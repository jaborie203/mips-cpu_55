==> flow/design.v <==
`timescale 1ns / 1ps
module divu(a,b,start,clock,resetn,q,r,busy);
	input [31:0]a,b;
	input start,clock,resetn;
	output busy;
	output [31:0]q,r;
	reg [31:0]reg_q;
	reg [31:0]reg_r;
	reg [31:0]reg_b;
	reg [4:0]count;
	reg busy,r_sign;
	wire [32:0] sub_add=r_sign?{reg_r,q[31]}+{1'b0,reg_b}:{reg_r,q[31]}-{1'b0,reg_b};
	always@(posedge clock or posedge resetn)
	begin
		if(resetn)
		begin
			count<=5'b0;
			busy<=0;
		end
		else 
		begin
			if(start)
			begin
				reg_r<=32'b0;
				r_sign<=0;
				reg_q<=a;
				reg_b<=b;
				count<=5'b0;
				busy<=1'b1;
			end
			else if(busy)
			begin
				reg_r <= sub_add[31:0];
				r_sign <= sub_add[32];
				reg_q <= {reg_q[30:0],~sub_add[32]};
				count <= count+5'b1;
				if(count==5'b11111) busy<=0;
			end
		end
	end
	assign r=r_sign?reg_r+reg_b:reg_r;
	assign q=reg_q;
endmodule
`timescale 1ns / 1ps
module fun(clk,func,start,resetn,a,b,hi,lo,busy);
	input clk,start,resetn;
	input [1:0]func;
	input [31:0]a,b;
	output [31:0]hi,lo;
	output reg busy;
	reg [31:0]hi_temp,lo_temp;
	wire [63:0]result_m1,result_m2;
	wire [31:0]q_d1,r_d1,q_d2,r_d2;
	wire busy_m1,busy_m2,busy_d1,busy_d2;
	assign hi=hi_temp;
	assign lo=lo_temp;
	multu m1(a, b,start,clk,resetn,result_m1, busy_m1);
	mult m2(a, b, result_m2,busy_m2);
	divu d1(a,b,start,clk,resetn,q_d1,r_d1,busy_d1);
	div d2(a,b,start,clk,resetn,q_d2,r_d2,busy_d2);
	always@(posedge clk)
	begin
		case(func)
		2'b00:
		begin
			busy<=busy_m1;
			hi_temp<=result_m1[63:32];
			lo_temp<=result_m1[31:0];
		end
		2'b01:
		begin
			busy<=busy_m2;
			hi_temp<=result_m2[63:32];
			lo_temp<=result_m2[31:0];
		end
		2'b10:
		begin
			busy<=busy_d1;
			hi_temp<=r_d1;
			lo_temp<=q_d1;
		end
		2'b11:
		begin
			busy<=busy_d2;
			hi_temp<=r_d2;
			lo_temp<=q_d2;
		end
		default: ;
		endcase
	end
endmodule
`timescale 1ns / 1ps
module mult(a,b,z,busy);
	input [31:0]a,b;
	output busy;
	output [63:0]z;
	reg [31:0]a_bi[31:0];
	assign busy=1'b0;
	integer i,j;
	always@(*)
	begin
		for(i=0;i<31;i=i+1)
			for(j=0;j<31;j=j+1)
				a_bi[i][j]=a[i]&b[j];
		for(i=0;i<31;i=i+1)
			a_bi[i][31]=~(a[i]&b[31]);
		for(j=0;j<31;j=j+1)
			a_bi[31][j]=~(a[31]&b[j]);
		a_bi[31][31]=a[31]&b[31];
	end
	assign z = (((({32'b1,a_bi[0][31],a_bi[0][30:0]}+
					 {31'b0,a_bi[1][31],a_bi[1][30:0],1'b0})+
					({30'b0,a_bi[2][31],a_bi[2][30:0],2'b0}+
					 {29'b0,a_bi[3][31],a_bi[3][30:0],3'b0}))+
				  (({28'b0,a_bi[4][31],a_bi[4][30:0],4'b0}+
					 {27'b0,a_bi[5][31],a_bi[5][30:0],5'b0})+
					({26'b0,a_bi[6][31],a_bi[6][30:0],6'b0}+
					 {25'b0,a_bi[7][31],a_bi[7][30:0],7'b0})))+
				  ((({24'b0,a_bi[8][31],a_bi[8][30:0],8'b0}+
					 {23'b0,a_bi[9][31],a_bi[9][30:0],9'b0})+
					({22'b0,a_bi[10][31],a_bi[10][30:0],10'b0}+
					 {21'b0,a_bi[11][31],a_bi[11][30:0],11'b0}))+
				  (({20'b0,a_bi[12][31],a_bi[12][30:0],12'b0}+
					 {19'b0,a_bi[13][31],a_bi[13][30:0],13'b0})+
					({18'b0,a_bi[14][31],a_bi[14][30:0],14'b0}+
					 {17'b0,a_bi[15][31],a_bi[15][30:0],15'b0}))))+
				  (((({16'b0,a_bi[16][31],a_bi[16][30:0],16'b0}+
					 {15'b0,a_bi[17][31],a_bi[17][30:0],17'b0})+
					({14'b0,a_bi[18][31],a_bi[18][30:0],18'b0}+
					 {13'b0,a_bi[19][31],a_bi[19][30:0],19'b0}))+
				  (({12'b0,a_bi[20][31],a_bi[20][30:0],20'b0}+
					 {11'b0,a_bi[21][31],a_bi[21][30:0],21'b0})+
					({10'b0,a_bi[22][31],a_bi[22][30:0],22'b0}+
					 {9'b0,a_bi[23][31],a_bi[23][30:0],23'b0})))+
				  ((({8'b0,a_bi[24][31],a_bi[24][30:0],24'b0}+
					 {7'b0,a_bi[25][31],a_bi[25][30:0],25'b0})+
					({6'b0,a_bi[26][31],a_bi[26][30:0],26'b0}+
					 {5'b0,a_bi[27][31],a_bi[27][30:0],27'b0}))+
				  (({4'b0,a_bi[28][31],a_bi[28][30:0],28'b0}+
					 {3'b0,a_bi[29][31],a_bi[29][30:0],29'b0})+
					({2'b0,a_bi[30][31],a_bi[30][30:0],30'b0}+
					 {1'b1,a_bi[31][31],a_bi[31][30:0],31'b0}))));
endmodule
`timescale 1ns / 1ps
module multu(a, b, start, clk, resetn, result, busy);
    input clk,start,resetn;
    input [31:0] a, b;
	 output reg busy;
    output [63:0] result;
    reg [4:0] count = 0;
    reg [63:0] P, T;
    reg [31:0] b_reg;
	 assign result=P;
    always @(posedge clk or posedge resetn) 
	 begin
		if(resetn)
		begin
			count<=0;
			busy<=0;
		end
		else
		begin
			if(start)
			begin
				P <= 0;
            b_reg <= b;
            T <= {{32{1'b0}}, a};
				busy<=1;
			end
			else if(busy)
			begin
				if(b_reg[0] == 1'b1)
					P <= P + T;
            else
               P <= P;
            b_reg <= b_reg >> 1;
            T <= T << 1;
            count <= count + 1;
				if(count==5'b11111) busy<=0;				
			end
		end
    end
endmodule
`timescale 1ns / 1ps
module div(a,b,start,clock,resetn,q,r,busy);
	input [31:0]a,b;
	input start,clock,resetn;
	output busy;
	output [31:0]q,r;
	reg [31:0]reg_q;
	reg [31:0]reg_r;
	reg [31:0]reg_b;
	reg [4:0]count;
	reg busy,r_sign,sign;
	always@(posedge clock or negedge resetn)
	begin
		if(resetn==0)
		begin
			count<=5'b0;
			busy<=0;
		end
		else 
		begin
			if(start)
			begin
				reg_r<=32'b0;
				r_sign<=a[31];
				sign<=a[31]^b[31];
				reg_q<=a;
				reg_b<=b;
				count<=5'b0;
				busy<=1'b1;
			end
			else if(busy)
			begin
				reg_r <= sub_add[31:0];
				r_sign <= sub_add[32];
				reg_q[31:1] <= reg_q[30:0];
				reg_q[0]<=~sub_add[32];
				count <= count+5'b1;
				if(count==5'b11111) busy<=0;
			end
		end
	end
	wire op_add=r_sign^reg_b[31];
	wire [32:0] sub_add=op_add?{reg_r,reg_q[31]}+{reg_b[31],reg_b}:{reg_r,reg_q[31]}-{reg_b[31],reg_b};
	assign r=r_sign?reg_r+reg_b:reg_r;
	assign q=sign?~reg_q+1:reg_q;
endmodule
; Tool chain data of fun
; The steps from the RTL of fun to its reports follow in flow order.
; Line numbers count from 1 in the design file above.
; Operators: Yosys type, input widths -> output width; for muxes data width and select width s.
; Cell names lack the library's common part.
; Not given: --
[design]
top = fun
clock = clk
lib = sky130hd
corner = tt_025C_1v80

; Word level
; Source: Yosys, flattened and elaborated. Widths are those after wreduce. Registers that Yosys merges into a memory's read port (data or address) are not register bits. Print and check cells do not count. Equal cells are merged and count once.
[word_totals]
regBits = 438
in_bits = 69
out_inout_bits = 65
word_cells = 1213
[classes]
add_sub_neg = 42
eq_ne = 6
n_mux = 38
bitwise = 1093
n_reduce_logical = 12
[op_table]
columns = cell, count
row1 = $and 1x1->1, 1024
row2 = $add 64x64->64, 16
row3 = $mux 32, 10
row4 = $pmux 32 s4, 2
row5 = $mux 64, 3
row6 = $not 1->1, 66
row7 = $mux 33, 2
row8 = $add 32x32->32, 2
row9 = $add 62x64->64, 1
row10 = $add 60x61->62, 1
row11 = $mux 31, 2
row12 = $add 58x59->60, 1
row13 = $add 56x57->58, 1
row14 = $add 54x55->56, 1
row15 = $add 52x53->54, 1
row16 = $add 50x51->52, 1
row17 = $add 48x49->50, 1
row18 = $add 46x47->48, 1
row19 = $add 44x45->46, 1
row20 = $add 42x43->44, 1
row21 = $add 40x41->42, 1
row22 = $add 38x39->40, 1
row23 = $add 36x37->38, 1
row24 = $add 34x35->36, 1
row25 = $add 33x33->34, 1
row26 = $add 33x32->33, 1
row27 = $sub 33x32->33, 1
row28 = $add 33x33->33, 1
; Other operator kinds: 15; their cells: 45.

; Depth
; Depth = most cells in a row (Yosys ltp): at word level without a register or memory, in the mapped netlist without a sequential cell, where the memories' decode and read muxes count.
[depth]
depth_word = 8
abc_area = 0
mapped_depth = 41
mapped_depth_nobuf = 39

; Mapped cells and area
; The flow's flattened synthesis, as Yosys stat reports it; memories are mapped. The netlist is that of the ABC_AREA named above (0 if unset); the other value can give another one.
; Totals and module areas in this step are rounded.
[by_type]
columns = type, count, area_total_um2
row1 = ha_1, 862, 1.08E+04
row2 = edfxtp_1, 355, 1.07E+04
row3 = fa_1, 473, 9.47E+03
row4 = and2_1, 978, 6.12E+03
row5 = xnor2_1, 432, 3.78E+03
row6 = a21oi_1, 642, 3.21E+03
row7 = inv_1, 748, 2.81E+03
row8 = a21o_1, 354, 2.66E+03
row9 = xor2_1, 293, 2.57E+03
row10 = o21ai_0, 464, 2.32E+03
row11 = nor2_1, 502, 1.88E+03
row12 = nand2_1, 441, 1.66E+03
row13 = dfxtp_1, 65, 1.3E+03
row14 = clkbuf_1, 294, 1.1E+03
row15 = mux4_2, 44, 990.95
row16 = nor2b_1, 124, 775.744
row17 = o21bai_1, 101, 758.227
row18 = o21a_1, 96, 720.691
; Not listed: further types 70, cells in them 1190.
[mapped]
mapped_cells = 8458
area_um2 = 72480
sequential_area_um2 = 12410
ffs = 438
buf_cells = 318
; The figures by module come from a second, unflattened synthesis with its own total; it is not the netlist above.
[unflattened]
hier_cells = 6416
area_unflattened_um2 = 62380
; Rows give one instance, submodules left out.
[by_module]
columns = mod, n_inst, n_cells, mod_area_um2, seq_area_um2
row1 = mult, 1, 3622, 32290, 0.0
row2 = multu, 1, 899, 10140, 4955
row3 = div, 1, 934, 8876, 3093
row4 = divu, 1, 817, 8160, 3063
row5 = fun, 1, 144, 2918, 1301

; Path before layout
; Path of least setup slack by OpenSTA after synthesis, without wires, with an ideal clock, recovery checks aside; 20% of the period is set as input and as output delay. Where synthesis merged equal registers, the netlist keeps one of their names.
[synth_path]
kind = input port to flip-flop
startpoint = input b[0]
endpoint = register hi_temp[29]
tclk_ns = 11.5
input_delay_ns = 2.300
setup_time_ns = 0.126
t_first_pin_ns = 2.300
t_arrival_ns = 10.927
t_required_ns = 11.374
path_slack_ns = 0.446
path_delay_ns = 8.753
driving_pins = 38
n_path_buf = 2
period_less_setup_slack_ns = 11.054
; "path_delay_ns" = arrival - input delay + setup time.
; "driving_pins" counts driving pins, that of a launching flip-flop among them; a cell with two outputs on the path counts twice.
; "period_less_setup_slack_ns" = period - worst setup slack (recovery checks aside). The figure is calculated, with input and output delays left at 20% of the set period.
; The rows between start and end are the longest chain of elaborated cells between them; the timing report does not say that the signal goes this way. Where chains are equally long, one stands for them.
; A line is the first line of the expression or statement that the cell stems from. Yosys adds cells for indexed reads and writes and turns some case tables into memories.
; A register here has more assigning lines than the two given.
[synth_between]
cell_sequence = clkbuf_1 -> and2_1 -> ha_1 -> fa_1 -> a21o_1 -> a21oi_1 -> o21ai_0 -> a21oi_1 -> o311ai_0 -> a2111o_1 -> nand3_1 -> o21ai_0 -> a2111o_1 -> a31oi_1 -> xnor2_1 -> fa_1 -> inv_1 -> fa_1 -> [2 not listed] -> fa_1 -> fa_1 -> inv_1 -> fa_1 -> inv_1 -> ha_1 -> clkbuf_1 -> nand2_1 -> nor2_1 -> and2_1 -> a221o_1 -> a21oi_1 -> a21boi_0 -> o311a_1 -> o21ai_0 -> a41oi_1 -> xor2_1 -> a21oi_1
elab_chain_cells = 8
cone_cells = 65
cone_lines = 19
cone_classes = 31 x add/sub; 1 x mux; 33 x logic
[synth_lines]
columns = item, line_no
row1 = "start, declared", 48  ; input [31:0]a,b;
row2 = $and 1x1->1, 108  ; a_bi[31][j]=~(a[31]&b[j]);
row3 = $not 1->1, 108
row4 = $add 62x64->64, 141  ; ({2'b0,a_bi[30][31],a_bi[30][30:0],30'b0}+
row5 = $add 64x64->64, 139  ; (({4'b0,a_bi[28][31],a_bi[28][30:0],28'b0}+
row6 = $add 64x64->64, 135  ; ((({8'b0,a_bi[24][31],a_bi[24][30:0],24'b0}+
row7 = $add 64x64->64, 127  ; (((({16'b0,a_bi[16][31],a_bi[16][30:0],16'b0}+
row8 = $add 64x64->64, 111  ; assign z = (((({32'b1,a_bi[0][31],a_bi[0][30:0]}+
row9 = $pmux 32 s4, 63  ; case(func)
row10 = "end, assigned", 67  ; hi_temp<=result_m1[63:32];
row11 = "end, assigned", 73  ; hi_temp<=result_m2[63:32];
row12 = "end, declared", 51  ; reg [31:0]hi_temp,lo_temp;

; Timing after layout
; Path of least setup slack in the final report of stored run 1 (OpenROAD, finished layout, wires in). Where an end is a register, its clock arrival counts in the times.
[layout_path]
kind = input port to flip-flop
startpoint = input b[0]
endpoint = register hi_temp[18]
tclk_ns = 8.66
input_delay_ns = 1.73
setup_time_ns = 0.12
t_first_pin_ns = 1.73
t_arrival_ns = 10.40
t_required_ns = 9.12
path_slack_ns = -1.27
driving_pins = 38
n_path_buf = 4
; The rows between start and end are the longest chain of elaborated cells between them; the timing report does not say that the signal goes this way. Where chains are equally long, one stands for them.
; A register here has more assigning lines than the two given.
[layout_between]
cell_sequence = buf_16 -> buf_6 -> buf_6 -> and2_4 -> ha_4 -> inv_2 -> fa_2 -> nor2b_4 -> o31a_1 -> or4_4 -> a31oi_4 -> o21ai_2 -> a311oi_2 -> nand4b_1 -> nand4b_1 -> a31o_4 -> o31ai_4 -> xor2_1 -> [2 not listed] -> fa_1 -> inv_2 -> fa_2 -> fa_1 -> inv_1 -> fa_1 -> inv_2 -> ha_4 -> a21o_1 -> o21ai_2 -> a31oi_1 -> a311oi_2 -> nor2_1 -> or3_4 -> buf_6 -> a21oi_4 -> xnor2_2 -> mux4_2
elab_chain_cells = 8
cone_cells = 65
cone_lines = 19
cone_classes = 31 x add/sub; 1 x mux; 33 x logic
[layout_lines]
columns = item, line_no
row1 = "start, declared", 48  ; input [31:0]a,b;
row2 = $and 1x1->1, 108  ; a_bi[31][j]=~(a[31]&b[j]);
row3 = $not 1->1, 108
row4 = $add 62x64->64, 141  ; ({2'b0,a_bi[30][31],a_bi[30][30:0],30'b0}+
row5 = $add 64x64->64, 139  ; (({4'b0,a_bi[28][31],a_bi[28][30:0],28'b0}+
row6 = $add 64x64->64, 135  ; ((({8'b0,a_bi[24][31],a_bi[24][30:0],24'b0}+
row7 = $add 64x64->64, 127  ; (((({16'b0,a_bi[16][31],a_bi[16][30:0],16'b0}+
row8 = $add 64x64->64, 111  ; assign z = (((({32'b1,a_bi[0][31],a_bi[0][30:0]}+
row9 = $pmux 32 s4, 63  ; case(func)
row10 = "end, assigned", 67  ; hi_temp<=result_m1[63:32];
row11 = "end, assigned", 73  ; hi_temp<=result_m2[63:32];
row12 = "end, declared", 51  ; reg [31:0]hi_temp,lo_temp;

; Below are 2 stored runs of the flow (Yosys, OpenROAD; platform sky130hd) on fun, each with its settings and what was measured, unordered. Constraints: input delay and output delay 20% of the set period each, output load 0.01 pF.
; "clock_period_reached_ns" means the clock period less the worst setup slack. The figure is calculated, with input and output delays left at 20% of the set period.
; "worst_setup_path_time_ns": the worst setup path's part of the clock period (all of it between registers, 20% less for each end at a port) less its slack. A launch clock that arrives late makes it longer, a capture clock that arrives late makes it shorter.
; The measured numbers are rounded.

[stored run 1: settings]
period_ns = 8.66
CORE_UTILIZATION = 44
SETUP_SLACK_MARGIN = -0.23
PLACE_DENSITY_LB_ADDON = 0.06
CORE_MARGIN = 8
CELL_PAD_IN_SITES_GLOBAL_PLACEMENT = 2
TNS_END_PERCENT = 25
ABC_AREA = 0
CAP_MARGIN = 20
SLEW_MARGIN = 5
[stored run 1: results]
die_footprint_um2 = 178000
timing.setup.tns_ns = -37.67
clock_period_reached_ns = 9.934
post_synth_area_um2 = 72480
worst_setup_path_time_ns = 8.20
worst_path_kind = input port to flip-flop
worstSetupSlack_ns = -1.274
stdcell_area_um2 = 92160
final_hold_ws_ns = 0.471

[stored run 2: settings]
period_ns = 18.0
CORE_UTILIZATION = 68
PLACE_DENSITY_LB_ADDON = 0.26
CORE_MARGIN = 2
CELL_PAD_IN_SITES_GLOBAL_PLACEMENT = 3
ABC_AREA = 0
CTS_CLUSTER_DIAMETER = 281
SLEW_MARGIN = 15
MIN_ROUTING_LAYER = met1
CAP_MARGIN = 20
[stored run 2: results]
outcome = no final report: placement broke off with FLW-0024
